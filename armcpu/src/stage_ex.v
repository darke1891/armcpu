==> flow/design.v <==
module alu(
	input [31:0] opr1,
	input [31:0] opr2,
	input [31:0] sa_imm,
	input [7-1:0] opt,
	output reg [31:0] result,
	output reg illegal_opt);
	always @(*) begin
		illegal_opt = 0;
		result = 0;
		case (opt)
			7'h00:
				result = opr2 << sa_imm;
			7'h02:
				result = $unsigned(opr2) >> sa_imm;
			7'h03:
				result = $signed(opr2) >>> sa_imm;
			7'h04:
				result = opr2 << opr1;
			7'h06:
				result = $unsigned(opr2) >> opr1;
			7'h07:
				result = $signed(opr2) >>> opr1;
			7'h21:
				result = opr1 + opr2;
			7'h23:
				result = opr1 - opr2;
			7'h24:
				result = opr1 & opr2;	
			7'h25:
				result = opr1 | opr2;
			7'h26:
				result = opr1 ^ opr2;
			7'h27:
				result = ~(opr1 | opr2);
			7'h2A:
				result = $signed(opr1) < $signed(opr2) ? 32'b1 : 0;
			7'h2B:
				result = $unsigned(opr1) < $unsigned(opr2) ? 32'b1 : 0;
			7'h40:
				result = {opr2[31:16], 16'b0};
			7'h41:
				result = opr1;
			7'h18: ;	 
			default: begin
				illegal_opt = 1;
			end
		endcase
	end
endmodule
`timescale 1ns/1ps
module stage_ex(
	input clk,
	input rst,
	input stall,
	input clear,
	input [(5+2+1+7+4+5+129)-1:0] interstage_id2ex,
	input [31:0] reg1_data,
	input [31:0] reg2_data,
	output branch_flag,
	output [31:0] branch_dest,
	output reg wb_from_alu,
	output reg mult_start,
	output reg [31:0] mult_opr1,
	output reg [31:0] mult_opr2,
	output [(5+4+5+160)-1:0] interstage_ex2mem);
	wire [5-1:0] exc_code_id2ex;
wire [31:0] exc_epc_id2ex;
wire [31:0] exc_badvaddr_id2ex;
wire [2-1:0] branch_opt_id2ex;
wire [32:0] branch_dest_id2ex;
wire [31:0] alu_sa_imm;
wire [1-1:0] alu_src;
wire [7-1:0] alu_opt;
wire [4-1:0] mem_opt_id2ex;
wire [5-1:0] wb_reg_addr_id2ex;
assign { exc_code_id2ex,exc_epc_id2ex,exc_badvaddr_id2ex,branch_opt_id2ex,branch_dest_id2ex,alu_sa_imm,alu_src,alu_opt,mem_opt_id2ex,wb_reg_addr_id2ex } = interstage_id2ex;
	reg [5-1:0] exc_code_ex2mem;
reg [31:0] exc_epc_ex2mem;
reg [31:0] exc_badvaddr_ex2mem;
reg [31:0] mem_addr_ex2mem;
reg [31:0] mem_data_ex2mem;
reg [4-1:0] mem_opt_ex2mem;
reg [5-1:0] wb_reg_addr_ex2mem;
reg [31:0] alu_result;
assign interstage_ex2mem = { exc_code_ex2mem,exc_epc_ex2mem,exc_badvaddr_ex2mem,mem_addr_ex2mem,mem_data_ex2mem,mem_opt_ex2mem,wb_reg_addr_ex2mem,alu_result };
	wire [31:0] result_from_alu;
	wire alu_illegal_opt;
	alu ualu(
		.opr1(reg1_data),
		.opr2(alu_src == 1'b0 ? alu_sa_imm : reg2_data),
		.sa_imm(alu_sa_imm),
		.opt(alu_opt), .result(result_from_alu),
		.illegal_opt(alu_illegal_opt));
	assign branch_flag = (
		(branch_opt_id2ex == 2'b01 && !result_from_alu) ||
		(branch_opt_id2ex == 2'b10 && result_from_alu) ||
		(branch_opt_id2ex == 2'b11));
	assign branch_dest =
		branch_dest_id2ex[32] ? reg2_data : branch_dest_id2ex[31:0];
	always @(posedge clk) begin
		mult_start <= 1'b0;	 
		if (rst || !stall || clear) begin
			mem_opt_ex2mem <= 4'b0000;
			wb_reg_addr_ex2mem <= 0;
			exc_code_ex2mem <= 5'h10;
			wb_from_alu <= 0;
		end
		if (!stall && !clear) begin
			wb_from_alu <= 0;
			exc_epc_ex2mem <= exc_epc_id2ex;
			exc_badvaddr_ex2mem <= exc_badvaddr_id2ex;
			if (exc_code_id2ex != 5'h10)
				exc_code_ex2mem <= exc_code_id2ex;
			else if (alu_illegal_opt) begin
				exc_code_ex2mem <= 5'h0a;
				exc_badvaddr_ex2mem <= {4'hf,
					{28-7{1'b0}}, alu_opt};
			end
			else begin
				if (alu_opt == 7'h18) begin
					mult_start <= 1'b1;
					mult_opr1 <= reg1_data;
					mult_opr2 <= reg2_data;
				end
				alu_result <= result_from_alu;
				wb_reg_addr_ex2mem <= wb_reg_addr_id2ex;
				mem_opt_ex2mem <= mem_opt_id2ex;
				mem_addr_ex2mem <= result_from_alu;
				mem_data_ex2mem <= reg2_data;
				wb_from_alu <= mem_opt_id2ex == 4'b0000;
			end
		end
	end
endmodule
Step by step through the tools: stage_ex
The steps from the RTL of stage_ex to its reports follow in flow order.
Line numbers count from 1 in the design file above.
Operators: Yosys type, input widths -> output width; for muxes data width and select width s.
Cell names lack the library's common part.
Not given: n/a

set-up
  top = stage_ex
  clock port = clk
  cell library = sky130hd
  corner = tt_025C_1v80

Word-level counts
Counts by Yosys on the flattened word-level netlist (proc, flatten, opt, wreduce; memories kept). Register bits leave out memories and registers merged into their read ports (data or address). Print and check cells are left out.

bit counts
  bits in registers = 208

cells by class
  order comparisons = 2
  equality and inequality tests = 20
  reduce/logical cells = 17
  add/subtract/negate cells = 2
  shift operators = 6
  bitwise gates (word level) = 6
  muxes and demuxes = 25

operators by type and width
  kind                number
  $pmux 32 s16        1
  $mux 32             4
  $lt 32x32->1        2
  $shl 32x32->32      2
  $shr 32x32->32      2
  $sshr 32x32->32     2
  $eq 7x6->1 const B  8
  $mux 5              8
  $logic_and 1x32->1  1
  $add 32x32->32      1
  $sub 32x32->32      1
  $and 32x32->32      1
  $or 32x32->32       1
  $xor 32x32->32      1
  $not 32->32         1
  $logic_not 32->1    1
  $eq 7x3->1 const B  3
  $reduce_or 17->1    1
  $mux 4              4
  $eq 7x2->1 const B  2
  $eq 7x7->1 const B  2
  $mux 1              8
  $eq 7x5->1 const B  1
  $logic_not 7->1     1
  $ne 5x5->1 const B  1
  $logic_or 1x1->1    4
  $eq 2x2->1 const B  2
  $logic_not 4->1     1

Not listed: further kinds 8, cells in them 11.

Logic depth
Longest topological path by Yosys (ltp), each cell counted once; first at word level (registers and memories cut), then after technology mapping (sequential cells cut; the memories' decode and read muxes count).

depth
  depth after elaboration = 8
  ABC_AREA = 0
  gate-level depth with buffers = 22

Mapped cells and area
Yosys stat after the flow's synthesis: flattened, memories mapped to cells. It holds for the ABC_AREA given above (unset counts as 0); a run with the other value may have another netlist.
Totals and module areas in this step are rounded.

cell types
  cell type  number
  edfxtp_1   193
  ha_1       96
  a21oi_1    214
  mux2i_1    87
  o21ai_0    143
  nor2_1     184
  nand2_1    182
  mux2_2     45
  o211ai_1   65
  nor3_1     88
  nand3_1    87
  clkbuf_1   89
  inv_1      87
  buf_2      65
  a211oi_1   43
  buf_4      40
  dfxtp_1    15
  xnor2_1    32

Not listed: further types 88, cells in them 748.

synthesis totals
  flip-flops = 208
  synthesis area = 20920 um^2
  buffers = 212
  cell count = 2503

By module: a second synthesis without flattening, with its own total; a netlist apart from the flattened one above.

second synthesis, totals
  cells (unflattened synthesis) = 2279
  area (unflattened synthesis) = 20360 um^2

Rows give one instance, submodules left out.

modules
  module    cells  seq. area (um^2)  area (um^2)  times used
  alu       1885   0.0               12620        1
  stage_ex  394    6096              7737         1

Worst setup path after synthesis
Source: OpenSTA report_checks on the synthesized netlist (no wires, ideal clock, input and output delay 20% of the period each), path of least setup slack; recovery checks are left aside. Register names are those of the netlist, which keeps one name where synthesis merged equal registers.

timing post-synthesis
  path kind = in2reg
  start = in interstage_id2ex[10]
  end = reg mult_opr1[0]
  time at the first pin = 2.240 ns
  data arrival time = 10.247 ns
  slack = 0.302 ns
  period = 11.2 ns
  setup time = 0.651 ns
  path buffers = 6
  path delay = 8.658 ns
  stages = 12
  input delay = 2.240 ns
  period reached after synthesis = 10.898 ns

"path delay" is the arrival time less input delay plus setup time.
"stages": output pins that drive a net of the path, with the launching flip-flop's if there is one; two outputs of one cell count as two.
"period reached after synthesis" = period - worst setup slack (recovery checks aside). The figure is calculated, with input and output delays left at 20% of the set period.
The rows between start and end are the longest chain of elaborated cells between them; the timing report does not say that the signal goes this way. Where chains are equally long, one stands for them.
Each line given opens the expression or statement behind the cell; cells for indexed reads and writes are added by Yosys, which also makes memories of some case tables.

between the ends, post-synthesis
  cell sequence = buf_4 -> buf_2 -> buf_2 -> buf_2 -> buf_2 -> buf_2 -> nand4_1 -> nor3_1 -> nand3b_1 -> or3_1 -> nand3_1 -> nor4_1
  cells in the longest elaborated chain = 3
  elaborated cells between the ends (all ways) = 19

RTL lines, path post-synthesis
  element             RTL line  RTL
  start: declaration  57        input [(5+2+1+7+4+5+129)-1:0] interstage_id2ex,
  $eq 7x5->1          121       if (alu_opt == 7'h18) begin
  $reduce_or 17->1    n/a
  $reduce_and 4->1    n/a
  end: assignment     123       mult_opr1 <= reg1_data;
  end: declaration    64        output reg [31:0] mult_opr1,

Path in the finished layout
From the final timing report of run 1: the path of least setup slack in the routed layout; clock arrival at registers is part of the times.

timing after layout
  path kind = in2out
  start = in interstage_id2ex[10]
  end = out branch_flag
  data arrival time = 7.63 ns
  stages = 18
  period = 11.6 ns
  path buffers = 4
  time at the first pin = 2.32 ns
  slack = 1.65 ns
  input delay = 2.32 ns
  external output delay = 2.32 ns

The rows between start and end are the longest chain of elaborated cells between them; the timing report does not say that the signal goes this way. Where chains are equally long, one stands for them.

between the ends, after layout
  cell sequence = buf_4 -> buf_6 -> and2_1 -> nand2_1 -> a21o_1 -> nor2_1 -> nand3_1 -> nor4_1 -> a2111oi_4 -> o2111ai_2 -> nor4_4 -> nand4bb_1 -> nor4_4 -> buf_6 -> nand4b_1 -> nor3_4 -> mux2_4 -> buf_6
  cells in the longest elaborated chain = 6
  elaborated cells between the ends (all ways) = 22
  source lines of those cells = 3

RTL lines, path after layout
  element              RTL line  RTL
  start: declaration   57        input [(5+2+1+7+4+5+129)-1:0] interstage_id2ex,
  $eq 7x7->1           11        case (opt)
  $pmux 32 s16         11
  $logic_not 32->1     96        (branch_opt_id2ex == 2'b01 && !result_from_alu) ||
  $logic_and 1x1->1    96
  $logic_or 1x1->1 x2  96
  end: declaration     60        output branch_flag,

Nets of the timed path that keep an RTL name, with a line that drives or declares them; the list need not be complete.

named nets, after layout
  signal              RTL line
  result_from_alu[1]  11

Wiki page: stage_ex / flow data

Stored flow runs of stage_ex (2 of them; Yosys, OpenROAD, sky130hd). They differ in their settings and are not a sequence. Constraints: input delay and output delay 20% of the set period each, output load 0.01 pF.
"period reached": clock period set for the run, less the worst setup slack. It is reckoned from that one timing run; input and output delays stay at 20% of the period that was set.
"time used up by the worst setup path" means the part of the period allowed to the worst setup path (the constraints hold back 20% at inputs and 20% at outputs) less its slack; where the path has registers, the arrival times of their clocks count too.
"total power of the final layout" is the tool's figure for a default switching activity; nothing was simulated.
The results are shown rounded.
Settings: . = not set for that run.
Results: . = not shown.

item                                       run 1   run 2
period_ns                                  11.6    11.5
SETUP_SLACK_MARGIN                         2.14    0.28
CAP_MARGIN                                 20      35
CORE_MARGIN                                2       2
CORE_UTILIZATION                           40      54
SLEW_MARGIN                                20      20
PLACE_DENSITY                              .       0.76
CELL_PAD_IN_SITES_GLOBAL_PLACEMENT         .       3
TNS_END_PERCENT                            .       80
GPL_ROUTABILITY_DRIVEN                     .       0
MIN_ROUTING_LAYER                          .       met1
chip area after synthesis (Yosys) (um^2)   20920   .
die area (um^2)                            54140   .
standard-cell area after layout (um^2)     31400   .
utilization in the final report (%)        61.0    .
setup slack of the worst path (ns)         1.650   .
setup TNS (ns)                             0.000   .
worst hold slack after layout (ns)         0.486   .
total power of the final layout (mW)       2.848   .
period reached (ns)                        9.950   .
time used up by the worst setup path (ns)  5.31    .
kind of the worst setup path               in2out  .

Run 2: unfinished; error GPL-0301 in placement
